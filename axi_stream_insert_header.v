==> flow/design.v <==
`timescale 1ns / 1ps
module axi_stream_insert_header #(
	parameter DATA_WD = 32,
	parameter DATA_BYTE_WD = DATA_WD / 8,
	parameter BYTE_CNT_WD = $clog2(DATA_BYTE_WD)
)(
	input clk,
	input rst_n,
	input valid_in,
	input [DATA_WD-1 : 0] data_in,
	input [DATA_BYTE_WD-1 : 0] keep_in,
	input last_in,
	output ready_in,
	output valid_out,
	output [DATA_WD-1 : 0] data_out,
	output [DATA_BYTE_WD-1 : 0] keep_out,
	output last_out,
	input ready_out,
	input valid_insert,
	input [DATA_WD-1 : 0] data_insert,
	input [DATA_BYTE_WD-1 : 0] keep_insert,
	input [BYTE_CNT_WD-1 : 0] byte_insert_cnt,
	output ready_insert
);
reg last_in_r1;
reg last_in_r2;
wire last_in_pulse_p;
reg [DATA_WD-1 : 0] data_out_r1; 
reg [DATA_WD-1 : 0] data_out_r2;
reg [DATA_BYTE_WD-1 : 0] keep_in_r;
wire axis_ready_in;
always@(posedge clk or negedge rst_n)
if(!rst_n)
begin
    last_in_r1 <= 0;
    last_in_r2 <= 0;
end
else 
begin
    last_in_r1 <= last_in;
    last_in_r2 <= last_in_r1;
end
assign last_in_pulse_p = ~last_in_r1 & last_in_r2;
assign axis_ready_in = last_in_pulse_p? 0 : 1;
assign ready_in = axis_ready_in;
always@(posedge clk or negedge rst_n)
if(!rst_n)
begin
    data_out_r1 <= 0;
end
else if(valid_in && axis_ready_in) 
begin
    keep_in_r <= keep_in;
    data_out_r1 <= data_in;
    data_out_r2 <= data_out_r1;
end
else
begin
    data_out_r1 <= data_out_r1;
    data_out_r2 <= data_out_r2;
end
reg [DATA_WD-1 : 0]header_out_r;
reg insert_flag;
reg [DATA_BYTE_WD-1 : 0] keep_insert_out_r;
always@(posedge clk or negedge rst_n)
if(!rst_n)
begin
    header_out_r <= 0;
    insert_flag <= 0;
end
else if(valid_insert && ready_insert)
begin
    case(keep_insert)
    4'b1111:begin header_out_r<=data_insert;insert_flag<=1; end
    4'b0111:begin header_out_r<={8'b0,data_insert[23:0]};insert_flag<=1;end
    4'b0011:begin header_out_r<={16'b0,data_insert[15:0]};insert_flag<=1;end
    4'b0001:begin header_out_r<={24'b0,data_insert[7:0]};insert_flag<=1;end
    default:begin header_out_r<=header_out_r;insert_flag<=1; end
    endcase
    keep_insert_out_r <= keep_insert;
end
reg [DATA_WD-1 : 0]header_data_out_r;
always@(posedge clk or negedge rst_n)
if(!rst_n)
begin
    header_data_out_r <= 0;
end
else if(insert_flag)
begin
    case(keep_insert)
    4'b1111:begin header_data_out_r<=header_out_r;insert_flag<=0; end
    4'b0111:begin header_data_out_r<={data_insert[23:0],data_out_r1[31:24]};insert_flag<=0;end
    4'b0011:begin header_data_out_r<={data_insert[15:0],data_out_r1[31:16]};insert_flag<=0;end
    4'b0001:begin header_data_out_r<={data_insert[7:0],data_out_r1[31:8]};insert_flag<=0;end
    default:begin header_data_out_r<=header_data_out_r;insert_flag<=0; end
    endcase
end
else 
    begin
        case(keep_insert_out_r)
        4'b1111:begin header_data_out_r<=data_out_r2; end
        4'b0111:begin header_data_out_r<={data_out_r2[23:0],data_out_r1[31:24]};end
        4'b0011:begin header_data_out_r<={data_out_r2[15:0],data_out_r1[31:16]};end
        4'b0001:begin header_data_out_r<={data_out_r2[7:0],data_out_r1[31:8]};end
        default:begin header_data_out_r<=header_data_out_r; end
    endcase
    end
reg s_ready_insert;
assign data_out = ready_out?header_data_out_r:data_out_r2;
always@(posedge clk or negedge rst_n)
begin
    if(!rst_n)
        s_ready_insert<=0;
    else
        s_ready_insert<= insert_flag==1 ? 0:1;
end
assign ready_insert=s_ready_insert;
reg [1:0]insert_flag_r;
always@(posedge clk or negedge rst_n)
begin
    if(!rst_n)
        insert_flag_r<=0;
    else
        insert_flag_r <= {insert_flag_r[0],insert_flag};
end
assign neg_flag = ~insert_flag_r[1]&insert_flag_r[0];
assign valid_out = neg_flag? 0 : 1;
wire last_out_p;
reg [DATA_BYTE_WD-1 : 0] keep_out_r;
always@(posedge clk or negedge rst_n)
begin
    if(!rst_n)
        keep_out_r<=0;
    else if(valid_out)
        keep_out_r <= 4'b1111;
    else if(last_out_p)
    begin
        case(keep_insert)
            4'b1111:begin keep_out_r <= keep_in_r;end
            4'b0111:begin keep_out_r <= keep_in_r<<1;end
            4'b0011:begin keep_out_r <= keep_in_r<<2;end
            4'b0001:begin keep_out_r <= keep_in_r<<3;end
        endcase
    end
    else
        keep_out_r<=0;
end
assign keep_out = keep_out_r;
reg [1:0]last_out_r;
always@(posedge clk or negedge rst_n)
begin
    if(!rst_n)
        last_out_r <= 0;
    else 
    begin
        last_out_r <= {last_out_r[0],last_in_pulse_p};
    end
end
assign last_out_p = ~last_out_r[0]&last_out_r[1];
assign last_out = last_out_p;
endmodule
---- Reports on axi_stream_insert_header ----
The steps from the RTL of axi_stream_insert_header to its reports follow in flow order.
Lines are those of the file above, counted from 1.
Operators: Yosys type, input widths -> output width; for muxes data width and select width s.
The mark - stands for no value.
inputs
  design top .............................. axi_stream_insert_header
  clock input ............................. clk
  standard-cell library ................... sky130hd
  corner .................................. tt_025C_1v80

---- Word level ----
Source: Yosys, flattened and elaborated, memories not mapped. Widths are those after wreduce. Registers that Yosys merges into a memory's read port (data or address) are not register bits. Print and check cells do not count.
bit counts
  memories ................................ 0
  latch bits .............................. 0
  word width x clocked read ports ......... 0
  register bits ........................... 106
  memory bits (writable) .................. 0
  output and inout bits ................... 40
  ROM bits ................................ 0
cells by class
  div/mod/pow operators ................... 0
  shift-type cells ........................ 0
  equal/unequal tests ..................... 4
  $mul .................................... 0
  $lt $le $gt $ge ......................... 0
  add/sub/neg operators ................... 0
  mux-type cells .......................... 3
  bitwise gates (word level) .............. 4
  reduce/logical cells .................... 5
operators by type and width
  cell                number
  $pmux 32 s4         1
  $mux 32             1
  $reduce_bool 5->1   1
  $reduce_and 2->1    2
  $eq 4x1->1 const B  1
  $eq 4x2->1 const B  1
  $eq 4x3->1 const B  1
  $eq 4x4->1 const B  1
  $and 1x1->1         2
  $logic_and 1x1->1   2
  $not 1->1           2
  $mux 1              1

---- Logic depth ----
Longest topological path by Yosys (ltp), each cell counted once; first at word level (registers and memories cut), then after technology mapping (sequential cells cut; the memories' decode and read muxes count).
depth
  word-level depth ........................ 5
  ABC_AREA ................................ 0
  gate-level depth with buffers ........... 6
  depth with buffers taken out ............ 3

---- Netlist ----
The flow's flattened synthesis, as Yosys stat reports it; memories are mapped. The netlist is that of the ABC_AREA named above (0 if unset); the other value can give another one.
The area totals of this step are shown rounded.
mapped netlist
  sequential part of the area ............. 2810 µm²
  standard cells after synthesis .......... 390
  mapped flip-flops ....................... 105
  buffer cells ............................ 48
  synthesis area .......................... 5610 µm²
cells by type
  type                        number  area in all (µm²)
  sky130_fd_sc_hd__dfrtp_1    69      1.73E+03
  sky130_fd_sc_hd__edfxtp_1   36      1.08E+03
  sky130_fd_sc_hd__mux2_2     48      540.518
  sky130_fd_sc_hd__mux2_4     28      420.403
  sky130_fd_sc_hd__a211oi_2   28      350.336
  sky130_fd_sc_hd__o2111ai_1  31      271.51
  sky130_fd_sc_hd__o2bb2ai_1  31      271.51
  sky130_fd_sc_hd__o21ba_2    23      230.221
  sky130_fd_sc_hd__mux2_1     19      213.955
  sky130_fd_sc_hd__buf_2      28      140.134
  sky130_fd_sc_hd__o21ba_1    8       80.077
  sky130_fd_sc_hd__buf_12     3       60.058
  sky130_fd_sc_hd__clkbuf_1   11      41.29
  sky130_fd_sc_hd__buf_4      5       37.536
  sky130_fd_sc_hd__nand2b_1   4       25.024
  sky130_fd_sc_hd__a211oi_1   3       22.522
  sky130_fd_sc_hd__nor2b_1    3       18.768
  sky130_fd_sc_hd__and3_1     2       12.512
Not listed: further types 9, cells in them 10.

---- Timing after synthesis ----
Path of least setup slack by OpenSTA after synthesis, without wires, with an ideal clock, recovery checks aside; 20% of the period is set as input and as output delay. Where synthesis merged equal registers, the netlist keeps one of their names.
path after synthesis
  path type ............................... register to register
  start ................................... register last_in_r1
  end ..................................... register data_out_r2[0]
  library setup time ...................... 392 ps
  clock period ............................ 1790 ps
  data required time ...................... 1398 ps
  stages on the path ...................... 3
  slack ................................... 19 ps
  path buffers ............................ 0
  arrival time ............................ 1379 ps
  path delay .............................. 1771 ps
  period reached after synthesis .......... 1771 ps
"path delay" is the arrival time less input delay plus setup time.
"stages on the path": output pins that drive a net of the path, with the launching flip-flop's if there is one; two outputs of one cell count as two.
"period reached after synthesis" = period - worst setup slack (recovery checks aside). The figure is calculated, with input and output delays left at 20% of the set period.
The rows between start and end are the longest chain of elaborated cells between them; the timing report does not say that the signal goes this way. Where chains are equally long, one stands for them.
A line is the first line of the expression or statement that the cell stems from. Yosys adds cells for indexed reads and writes and turns some case tables into memories.
between the ends, after synthesis
  cell sequence ........................... sky130_fd_sc_hd__dfrtp_1 > sky130_fd_sc_hd__nand2b_1 > sky130_fd_sc_hd__and3_1
  length of the longest elaborated chain .. 5
  elaborated cells on any way between the ends .. 5
  source lines of those cells ............. 3
  those cells by class .................... mux (1); logic (2); reduce/logical (2)
RTL lines, path after synthesis
  item               RTL line  source
  start, declared    25        reg last_in_r1;
  start, assigned    35        last_in_r1 <= 0;
  start, assigned    40        last_in_r1 <= last_in;
  $not 1->1          43        assign last_in_pulse_p = ~last_in_r1 & last_in_r2;
  $and 1x1->1        43
  $mux 1             44        assign axis_ready_in = last_in_pulse_p? 0 : 1;
  $logic_and 1x1->1  51        else if(valid_in && axis_ready_in)
  $reduce_and 2->1   -
  end, assigned      55        data_out_r2 <= data_out_r1;
  end, assigned      60        data_out_r2 <= data_out_r2;
  end, declared      29        reg [DATA_WD-1 : 0] data_out_r2;

---- Worst path after layout ----
Path of least setup slack in the final report of stored run 1 (OpenROAD, finished layout, wires in). Where an end is a register, its clock arrival counts in the times.
The path's times are printed in steps of 10 ps; the period is the one set.
path after layout
  path type ............................... register to output
  start ................................... register data_out_r2[8]
  end ..................................... output data_out[8]
  arrival time ............................ 1280 ps
  output delay ............................ 390 ps
  stages on the path ...................... 3
  clock period ............................ 1930 ps
  slack ................................... 270 ps
  data required time ...................... 1540 ps
  path buffers ............................ 1
The rows between start and end are the longest chain of elaborated cells between them; the timing report does not say that the signal goes this way. Where chains are equally long, one stands for them.
between the ends, after layout
  cell sequence ........................... sky130_fd_sc_hd__edfxtp_1 > sky130_fd_sc_hd__mux2_4 > sky130_fd_sc_hd__buf_6
  length of the longest elaborated chain .. 1
  elaborated cells on any way between the ends .. 1
  source lines of those cells ............. 1
  those cells by class .................... mux (1)
RTL lines, path after layout
  item             RTL line  source
  start, declared  29        reg [DATA_WD-1 : 0] data_out_r2;
  start, assigned  55        data_out_r2 <= data_out_r1;
  start, assigned  60        data_out_r2 <= data_out_r2;
  $mux 32          109       assign data_out = ready_out?header_data_out_r:data_out_r2;
  end, declared    15        output [DATA_WD-1 : 0] data_out,

Hand-over note for axi_stream_insert_header

2 stored runs of axi_stream_insert_header in the flow (synthesis by Yosys, layout by OpenROAD, sky130hd cells), in arbitrary order. Constraints: input delay and output delay 20% of the set period each, output load 0.01 pF.
"achieved clock period" means the clock period less the worst setup slack. The figure is calculated, with input and output delays left at 20% of the set period.
"critical path time" = time allowed to the worst setup path (clock period - input delay - output delay, where it has them) - its slack; a late launch clock adds to it, a late capture clock takes from it.
"power consumption": no workload was simulated; the value follows from the tool's default switching activity.
"critical path time" is known to 10 ps.
The measured numbers are rounded.

---- stored run 1 ----
settings
  period_ns = 1.93
  CORE_UTILIZATION = 56
  SETUP_SLACK_MARGIN = 0.48
  HOLD_SLACK_MARGIN = 0.15
  CORE_ASPECT_RATIO = 0.93
  CTS_CLUSTER_DIAMETER = 297
  CAP_MARGIN = 35
  SLEW_MARGIN = 5
  MAX_ROUTING_LAYER = met4
  CORE_MARGIN = 2
results
  power consumption ....................... 5360 µW
  worst setup slack after layout .......... 268 ps
  area of the die ......................... 10800 µm²
  sum of negative setup slack ............. 0 ps
  critical path time ...................... 1280 ps
  critical path type ...................... register to output
  area of the synthesized netlist ......... 5610 µm²
  post-route utilization .................. 83.2%
  achieved clock period ................... 1662 ps
  standard-cell area after layout ......... 8200 µm²

---- stored run 2 ----
settings
  period_ns = 1.48
  CORE_UTILIZATION = 36
  PLACE_DENSITY = 0.52
  CELL_PAD_IN_SITES_DETAIL_PLACEMENT = 0
  TNS_END_PERCENT = 95
  CAP_MARGIN = 10
  SLEW_MARGIN = 25
  CORE_MARGIN = 2
results
  power consumption ....................... 7260 µW
  worst setup slack after layout .......... -70 ps
  area of the die ......................... 16600 µm²
  sum of negative setup slack ............. -348 ps
  critical path time ...................... 1550 ps
  critical path type ...................... register to register
  area of the synthesized netlist ......... 5610 µm²
  post-route utilization .................. 50.9%
  achieved clock period ................... 1550 ps
  standard-cell area after layout ......... 7730 µm²

End of note.
